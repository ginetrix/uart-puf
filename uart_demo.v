==> flow/design.v <==
`timescale 1ns / 1ps
`timescale 1ns / 1ps
 module uart(
    input clk,                   
    input rst,                   
    input rx,                    
    output tx,                   
    input transmit,              
    input [1:0] tx_bit,         
    output received,             
    output [63:0] rx_byte,        
    output wire is_receiving,    
    output wire is_transmitting, 
    output wire recv_error,       
    output reg [3:0] rx_samples,
    output reg [3:0] rx_sample_countdown
);
    parameter baud_rate = 9600;
    parameter sys_clk_freq = 100000000;
    localparam one_baud_cnt = sys_clk_freq / (baud_rate);
    localparam [2:0]     
        RX_IDLE             = 3'd0, 
        RX_CHECK_START      = 3'd1, 
        RX_SAMPLE_BITS      = 3'd2,
        RX_READ_BITS        = 3'd3,      
        RX_CHECK_STOP       = 3'd4, 
        RX_DELAY_RESTART    = 3'd5,
        RX_ERROR            = 3'd6,      
        RX_RECEIVED         = 3'd7; 
    localparam [1:0]     
        TX_IDLE             = 2'd0,
        TX_SENDING          = 2'd1,
        TX_DELAY_RESTART    = 2'd2,
        TX_RECOVER          = 2'd3;
    reg [log2(one_baud_cnt * 16)-1:0] rx_clk;
    reg [log2(one_baud_cnt)-1:0] tx_clk;
    reg [2:0] recv_state = RX_IDLE;
    reg [3:0] rx_bits_remaining;
    reg [63:0] rx_data;
    reg [1:0] tx_out;
    reg [1:0] tx_state = TX_IDLE;
    reg [3:0] tx_bits_remaining;
    reg [1:0] tx_data;
    assign received = recv_state == RX_RECEIVED;
    assign recv_error = recv_state == RX_ERROR;
    assign is_receiving = recv_state != RX_IDLE;
    assign rx_byte = rx_data;
    assign tx = tx_out;
    assign is_transmitting = tx_state != TX_IDLE;
    function integer log2(input integer M);
        integer i;
    begin
        log2 = 1;
        for (i = 0; 2**i <= M; i = i + 1)
            log2 = i + 1;
    end endfunction
    always @(posedge clk) begin
        if (rst) begin
            recv_state = RX_IDLE;
            tx_state = TX_IDLE;
        end
        if(rx_clk) begin
            rx_clk = rx_clk - 1'd1;
        end
        if(tx_clk) begin
            tx_clk = tx_clk - 1'd1;
        end
        case (recv_state)
            RX_IDLE: begin
                if (!rx) begin
                    rx_clk = one_baud_cnt / 2;
                    recv_state = RX_CHECK_START;
                end
            end
            RX_CHECK_START: begin
                if (!rx_clk) begin
                    if (!rx) begin
                        rx_clk = (one_baud_cnt / 2) + (one_baud_cnt * 3) / 8; 
                        rx_bits_remaining = 8;  
                        recv_state = RX_SAMPLE_BITS;
                        rx_samples = 0;
                        rx_sample_countdown = 5;
                    end else begin
                        recv_state = RX_ERROR;
                    end
                end
            end
            RX_SAMPLE_BITS: begin
                if (!rx_clk) begin
                    if (rx) begin
                        rx_samples =  rx_samples + 1'd1;
                    end
                    rx_clk = one_baud_cnt / 8;
                    rx_sample_countdown = rx_sample_countdown -1'd1;
                    recv_state = rx_sample_countdown ? RX_SAMPLE_BITS : RX_READ_BITS;
                end
            end
            RX_READ_BITS: begin
                if (!rx_clk) begin
                    if (rx_samples > 3) begin
                        rx_data = {1'd1, rx_data[63:1]};
                    end else begin
                        rx_data = {1'd0, rx_data[63:1]};
                    end
                    rx_clk = (one_baud_cnt * 3) / 8;
                    rx_samples = 0;
                    rx_sample_countdown = 5;
                    rx_bits_remaining = rx_bits_remaining - 1'd1;
                    if(rx_bits_remaining)begin
                        recv_state = RX_SAMPLE_BITS;
                    end else begin
                        recv_state = RX_CHECK_STOP;
                        rx_clk = one_baud_cnt / 2;
                    end
                end
            end
            RX_CHECK_STOP: begin
                if (!rx_clk) begin
                    recv_state = rx ? RX_RECEIVED : RX_ERROR;
                end
            end
            RX_ERROR: begin
                rx_clk = 8 * sys_clk_freq / (baud_rate);
                recv_state = RX_DELAY_RESTART;
            end
            RX_DELAY_RESTART: begin
                recv_state = rx_clk ? RX_DELAY_RESTART : RX_IDLE;
            end
            RX_RECEIVED: begin
                recv_state = RX_IDLE;
            end
        endcase
        case (tx_state)
            TX_IDLE: begin
                if (transmit) begin
                    tx_data = tx_bit;
                    tx_clk = one_baud_cnt;
                    tx_out = 1;
                    tx_bits_remaining = 1;
                    tx_state = TX_SENDING;
                end
            end
            TX_SENDING: begin
                if (!tx_clk) begin
                    if (tx_bits_remaining) begin
                        tx_bits_remaining = tx_bits_remaining - 1'd1;
                        tx_out = tx_data;
                        tx_clk = one_baud_cnt;
                        tx_state = TX_SENDING;
                    end else begin
                        tx_out = 1;
                        tx_clk = 16 * one_baud_cnt; 
                        tx_state = TX_DELAY_RESTART;
                    end
                end
            end
            TX_DELAY_RESTART: begin
                tx_state = tx_clk ? TX_DELAY_RESTART : TX_RECOVER; 
            end
            TX_RECOVER: begin
                tx_state = transmit ? TX_RECOVER : TX_IDLE;
            end
        endcase
    end
endmodule
module display_hex_byte(
	input clk,
	input [7:0] hex_byte,
	output wire [7:0] segments,
	output wire [2:0] segments_enable
	);
	parameter refresh_rate = 1000;       
	parameter sys_clk_freq = 100000000;  
	localparam clk_divider = sys_clk_freq / (refresh_rate * 3);
	reg [31:0] divider;
	reg [7:0] segments_out;
	reg [2:0] segments_enable_out;
	assign segments = ~segments_out;
	assign segments_enable = ~segments_enable_out;
	wire [7:0] high_segments;
	wire [7:0] low_segments;
	nibble_to_segments high_nib(hex_byte[7:4], high_segments);
	nibble_to_segments low_nib(hex_byte[3:0], low_segments);
	always @(posedge clk) begin
		if (divider < clk_divider)
			divider <= divider + 1;
		else begin
			divider <= 0;
			case (segments_enable_out)
				3'b001: begin
					segments_out <= 8'b00101110;    
					segments_enable_out <= 3'b100;  
				end
				3'b100: begin
					segments_out <= high_segments;  
					segments_enable_out <= 3'b010;  
				end
				3'b010: begin
					segments_out <= low_segments;   
					segments_enable_out <= 3'b001;  
				end
				default: begin
					segments_out <= 8'h00;          
					segments_enable_out <= 3'b001;  
				end
			endcase
		end
	end
endmodule
module nibble_to_segments(
	input [3:0] nibble,
	output wire [7:0] segments
	);
	reg [7:0] segments_out;
	assign segments = segments_out;
	always begin
		case (nibble)
			4'h0: segments_out = 8'b11111100;
			4'h1: segments_out = 8'b01100000;
			4'h2: segments_out = 8'b11011010;
			4'h3: segments_out = 8'b11110010;
			4'h4: segments_out = 8'b01100110;
			4'h5: segments_out = 8'b10110110;
			4'h6: segments_out = 8'b10111110;
			4'h7: segments_out = 8'b11100000;
			4'h8: segments_out = 8'b11111110;
			4'h9: segments_out = 8'b11110110;
			4'ha: segments_out = 8'b11101110;
			4'hb: segments_out = 8'b00111110;
			4'hc: segments_out = 8'b10011100;
			4'hd: segments_out = 8'b01111010;
			4'he: segments_out = 8'b10011110;
			4'hf: segments_out = 8'b10001110;
		endcase
	end
endmodule
module uart_demo(
	input CLK_100MHz,
	input [5:0] Switch,
	input  Rx,
	output Tx,
	output reg [0:7] LED,
	output [7:0] SevenSegment,
	output [2:0] SevenSegmentEnable
	);
	wire reset;
	wire retSignal;
	reg transmit;
	reg [1:0] tx_bit;
	wire received;
	wire [63:0] rx_bytes;
	wire is_receiving;
	wire is_transmitting;
	wire recv_error;
	reg [7:0] display_byte;  
	assign reset = ~Switch[2];  
	display_hex_byte #(
		.refresh_rate(1000),
		.sys_clk_freq(100000000)
	)
	hex_display(
		.clk(CLK_100MHz),
		.hex_byte(display_byte),
		.segments(SevenSegment),
		.segments_enable(SevenSegmentEnable)
	);
	uart #(
		.baud_rate(19200),                 
		.sys_clk_freq(100000000)           
	)
	uart0(
		.clk(CLK_100MHz),                  
		.rst(reset),                       
		.rx(Rx),                           
		.tx(Tx),                           
		.transmit(transmit),               
		.tx_bit(1),                
		.received(received),               
		.rx_byte(rx_byte),                 
		.is_receiving(is_receiving),       
		.is_transmitting(is_transmitting), 
		.recv_error(recv_error)            
	);
	always @(posedge CLK_100MHz) begin
		if (received) begin
			display_byte <= rx_bytes[7:0];
			tx_bit <= rx_bytes[0];
			LED <= rx_bytes[0];
			transmit <= retSignal;
		end
		if (is_transmitting) begin
			transmit <= 0;
		end
	end
endmodule
### Tool chain data of uart_demo

Tool output for the design above, in the order of the flow.
Lines are those of the file above, counted from 1.
Library cell names are shortened.
A cell with - has no value.

* design top: uart_demo
* clock input: CLK_100MHz
* library: sky130hd
* corner: tt_025C_1v80

### Word-level counts

Source: Yosys, flattened and elaborated, memories not mapped. Widths are those after wreduce. Print and check cells do not count. Equal cells are merged and count once.
Yosys's memory passes give these memory sizes; they may raise the number of words (mostly to a power of two), join words into wider ones and drop unused or constant bits.

* register bits: 102
* bits in read-only memories: 224
* word width x clocked read ports: 14
* memories kept: 2
* output and inout bits: 20

Memory list
* (no name shown): depth 16, bits a word 7, rd ports 1, wr ports 0, line 217 `case (nibble)`
* (no name shown): depth 16, bits a word 7, rd ports 1, wr ports 0, line 217

* add/sub/neg operators: 6
* $lt $le $gt $ge: 1
* equal/unequal tests: 21
* muxes and demuxes: 54
* bitwise operators: 6
* reduce/logical cells: 22

Operators with widths (number)
* parallel mux 17 bit (select 6 bit): 1
* two-way mux 17 bit: 6
* two-way mux 13 bit: 4
* two-way mux 4 bit: 12
* parallel mux 13 bit (select 3 bit): 1
* nonzero test 17 bit: 2
* adder 32 x 1 -> 32 bit (second input constant): 1
* < comparator 32 x 16 -> 1 bit (second input constant): 1
* two-way mux 3 bit: 9
* nonzero test 13 bit: 2
* parallel mux 8 bit (select 3 bit): 1
* parallel mux 3 bit (select 8 bit): 1
* equality test 3 bit (second input constant): 6
* subtractor 17 x 1 -> 17 bit (second input constant): 1
* zero test 17 bit: 1
* parallel mux 4 bit (select 2 bit): 2
* subtractor 13 x 1 -> 13 bit (second input constant): 1
* zero test 13 bit: 1
* subtractor 4 x 1 -> 4 bit (second input constant): 3
* nonzero test 4 bit: 3
* parallel mux 4 bit (select 3 bit): 1
* two-way mux 12 bit: 1
* != test 2 x 1 -> 1 bit (second input constant): 5
* two-way mux 2 bit: 5
* equality test 3 x 2 -> 1 bit (second input constant): 3
* AND reduction 4 bit: 2
* inverter 8 bit: 1
* parallel mux 2 bit (select 4 bit): 1

Other operator kinds: 19; their cells: 32.

### Longest topological paths

Yosys ltp: most cells in a row. Word level: on the elaborated netlist, between registers, memories and ports. Mapped: between sequential cells and ports; inverters and the memories' decode and read muxes count.

* depth in word-level cells: 5
* ABC_AREA: 1
* depth in mapped cells: 11
* mapped depth without buffers: 10

### Mapped cells and area

Yosys stat after the flow's synthesis: flattened, memories mapped to cells. It holds for the ABC_AREA given above (unset counts as 0); a run with the other value may have another netlist.

Cells by type
* dfxtp_1: number 32, total area 640.614 um^2
* edfxtp_1: number 6, total area 180.173 um^2
* nand2_1: number 37, total area 138.883 um^2
* inv_1: number 34, total area 127.622 um^2
* buf_4: number 14, total area 105.101 um^2
* nor2_1: number 24, total area 90.086 um^2
* nor2_2: number 10, total area 62.56 um^2
* xor2_1: number 6, total area 52.55 um^2
* nor3_1: number 7, total area 35.034 um^2
* nor2_4: number 3, total area 33.782 um^2
* a21oi_1: number 5, total area 25.024 um^2
* ha_1: number 2, total area 25.024 um^2
* nand3_1: number 4, total area 20.019 um^2
* nor3_2: number 2, total area 20.019 um^2
* nand3_4: number 1, total area 17.517 um^2
* xnor2_1: number 2, total area 17.517 um^2
* buf_8: number 1, total area 15.014 um^2
* nand4_1: number 2, total area 12.512 um^2

Not listed: further types 6, cells in them 9.

* cell count: 201
* mapped area: 1662.8 um^2
* area of sequential cells: 820.8 um^2
* flip-flops: 38

### Path before layout

OpenSTA on the mapped netlist: ideal clock, no wires. The path of least setup slack (recovery checks aside). Input and output delay are each 20% of the period. Register names are those of the netlist, which keeps one name where synthesis merged equal registers.

* kind: register to register
* start point: register hex_display.divider[0]
* end point: register hex_display.segments_enable_out[0]
* clock period: 3490 ps
* time at the first pin: 0 ps
* arrival time: 1142 ps
* slack: 2043 ps
* delay of the path: 1447 ps
* stages: 11
* buffers on the path: 1
* period reached after synthesis: 1447 ps

"delay of the path" is the arrival time less input delay plus setup time.
"stages" counts driving pins, that of a launching flip-flop among them; a cell with two outputs on the path counts twice.
"period reached after synthesis" is the clock period less the worst setup slack; recovery checks do not enter. This is arithmetic on one report: input and output delays are still those of the set period (20% each).
Between the ends stands the longest chain of elaborated cells between them, by number of cells; it is not shown to be the way that was timed. Of several equally long chains one is given.
A line is the first line of the expression or statement that the cell stems from. Yosys adds cells for indexed reads and writes and turns some case tables into memories.
A register here has more assigning lines than the two given.

* cell sequence: dfxtp_1 inv_1 ha_1 inv_1 nand2_1 nand2_1 nand2_1 nand2_1 nand2_2 nand3_4 buf_8
* length of the longest elaborated chain: 1

Ends and longest elaborated chain, post-synthesis
* from (decl): line 175 `reg [31:0] divider;`
* from (assign): line 186 `divider <= divider + 1;`
* from (assign): line 188 `divider <= 0;`
* < comparator 32 x 16 -> 1 bit: line 185 `if (divider < clk_divider)`
* to (assign): line 192 `segments_enable_out <= 3'b100;`
* to (assign): line 196 `segments_enable_out <= 3'b010;`
* to (decl): line 177 `reg [2:0] segments_enable_out;`

### Timing after layout

Path of least setup slack in the final report of job 1 (OpenROAD, finished layout, wires in). Where an end is a register, its clock arrival counts in the times.
The path's times are printed in steps of 10 ps; the period is the one set.

* kind: register to register
* start point: register hex_display.divider[12]
* end point: register hex_display.segments_enable_out[0]
* clock period: 1140 ps
* time at the first pin: 290 ps
* arrival time: 1460 ps
* slack: -310 ps
* stages: 7
* buffers on the path: 1

Between the ends stands the longest chain of elaborated cells between them, by number of cells; it is not shown to be the way that was timed. Of several equally long chains one is given.
A register here has more assigning lines than the two given.

* cell sequence: dfxtp_1 nor2_1 nand2_1 nor2_2 nor2_4 nand3_4 buf_12
* length of the longest elaborated chain: 1

Ends and longest elaborated chain, after layout
* from (decl): line 175 `reg [31:0] divider;`
* from (assign): line 186 `divider <= divider + 1;`
* from (assign): line 188 `divider <= 0;`
* < comparator 32 x 16 -> 1 bit: line 185 `if (divider < clk_divider)`
* to (assign): line 192 `segments_enable_out <= 3'b100;`
* to (assign): line 196 `segments_enable_out <= 3'b010;`
* to (decl): line 177 `reg [2:0] segments_enable_out;`

Appendix: measured runs

uart_demo through Yosys and OpenROAD on sky130hd: 2 stored runs, unordered, with their settings and measured results. The constraints put input and output delay at 20% of the set period each and load the outputs with 0.01 pF.
"clock period reached" = clock period - worst setup slack. The figure is calculated, with input and output delays left at 20% of the set period.
"time on the worst setup path": the worst setup path's part of the clock period (all of it between registers, 20% less for each end at a port) less its slack. A launch clock that arrives late makes it longer, a capture clock that arrives late makes it shorter.
"time on the worst setup path" is known to 10 ps.

### Job 1

==> flow/run.sh <==
#!/bin/bash
# the make line also repeats the synthesis and layout settings of config.mk as NAME=value (left out here)
make -C /OpenROAD-flow-scripts/flow DESIGN_CONFIG=/design/flow/config.mk WORK_HOME=/design/flow/orfs CLKGATE_MAP_FILE= finish
==> flow/config.mk <==
export PLATFORM = sky130hd
export DESIGN_NAME = uart_demo
export DESIGN_NICKNAME = uart_demo
export VERILOG_FILES = /design/flow/design.v
export SDC_FILE = /design/flow/constraint.sdc
export NUM_CORES = 4
export LEC_CHECK = 0
export ABC_AREA = 1
export CAP_MARGIN = 15
export CELL_PAD_IN_SITES_DETAIL_PLACEMENT = 0
export CORE_MARGIN = 2
export CORE_UTILIZATION = 40
export GPL_TIMING_DRIVEN = 0
export MIN_ROUTING_LAYER = met2
export PLACE_DENSITY = 0.53
export SLEW_MARGIN = 0
export TNS_END_PERCENT = 15
==> flow/constraint.sdc <==
create_clock -name core_clock -period 1.14 [get_ports {CLK_100MHz}]
set_input_delay 0.2280 -clock core_clock [delete_from_list [all_inputs] [get_ports {CLK_100MHz}]]
set_output_delay 0.2280 -clock core_clock [all_outputs]
set_load 0.01 [all_outputs]

Results of job 1:
- Die size: 4,688.8 um^2
- Clock period reached: 1,454 ps
- Worst setup slack after layout: -314 ps
- Netlist area reported by Yosys: 1,662.8 um^2
- Utilization in the final report: 0.539
- Worst hold slack after layout: 475 ps
- Time on the worst setup path: 1,450 ps
- Critical path kind: register to register

### Job 2

==> flow/run.sh <==
#!/bin/bash
# the make line also repeats the synthesis and layout settings of config.mk as NAME=value (left out here)
make -C /OpenROAD-flow-scripts/flow DESIGN_CONFIG=/design/flow/config.mk WORK_HOME=/design/flow/orfs CLKGATE_MAP_FILE= finish
==> flow/config.mk <==
export PLATFORM = sky130hd
export DESIGN_NAME = uart_demo
export DESIGN_NICKNAME = uart_demo
export VERILOG_FILES = /design/flow/design.v
export SDC_FILE = /design/flow/constraint.sdc
export NUM_CORES = 4
export LEC_CHECK = 0
export ABC_AREA = 1
export CAP_MARGIN = 20
export CELL_PAD_IN_SITES_GLOBAL_PLACEMENT = 2
export CORE_MARGIN = 2
export CORE_UTILIZATION = 22
export CTS_CLUSTER_SIZE = 82
export GPL_ROUTABILITY_DRIVEN = 0
export MAX_ROUTING_LAYER = met4
export MIN_ROUTING_LAYER = met2
export PLACE_DENSITY = 0.83
export SETUP_SLACK_MARGIN = 0.1
export SLEW_MARGIN = 20
==> flow/constraint.sdc <==
create_clock -name core_clock -period 2.06 [get_ports {CLK_100MHz}]
set_input_delay 0.4120 -clock core_clock [delete_from_list [all_inputs] [get_ports {CLK_100MHz}]]
set_output_delay 0.4120 -clock core_clock [all_outputs]
set_load 0.01 [all_outputs]

Results of job 2:
- Die size: 8,270.1 um^2
- Clock period reached: 1,762 ps
- Worst setup slack after layout: 298 ps
- Netlist area reported by Yosys: 1,662.8 um^2
- Utilization in the final report: 0.266
- Worst hold slack after layout: 473 ps
- Time on the worst setup path: 1,350 ps
- Critical path kind: register to output
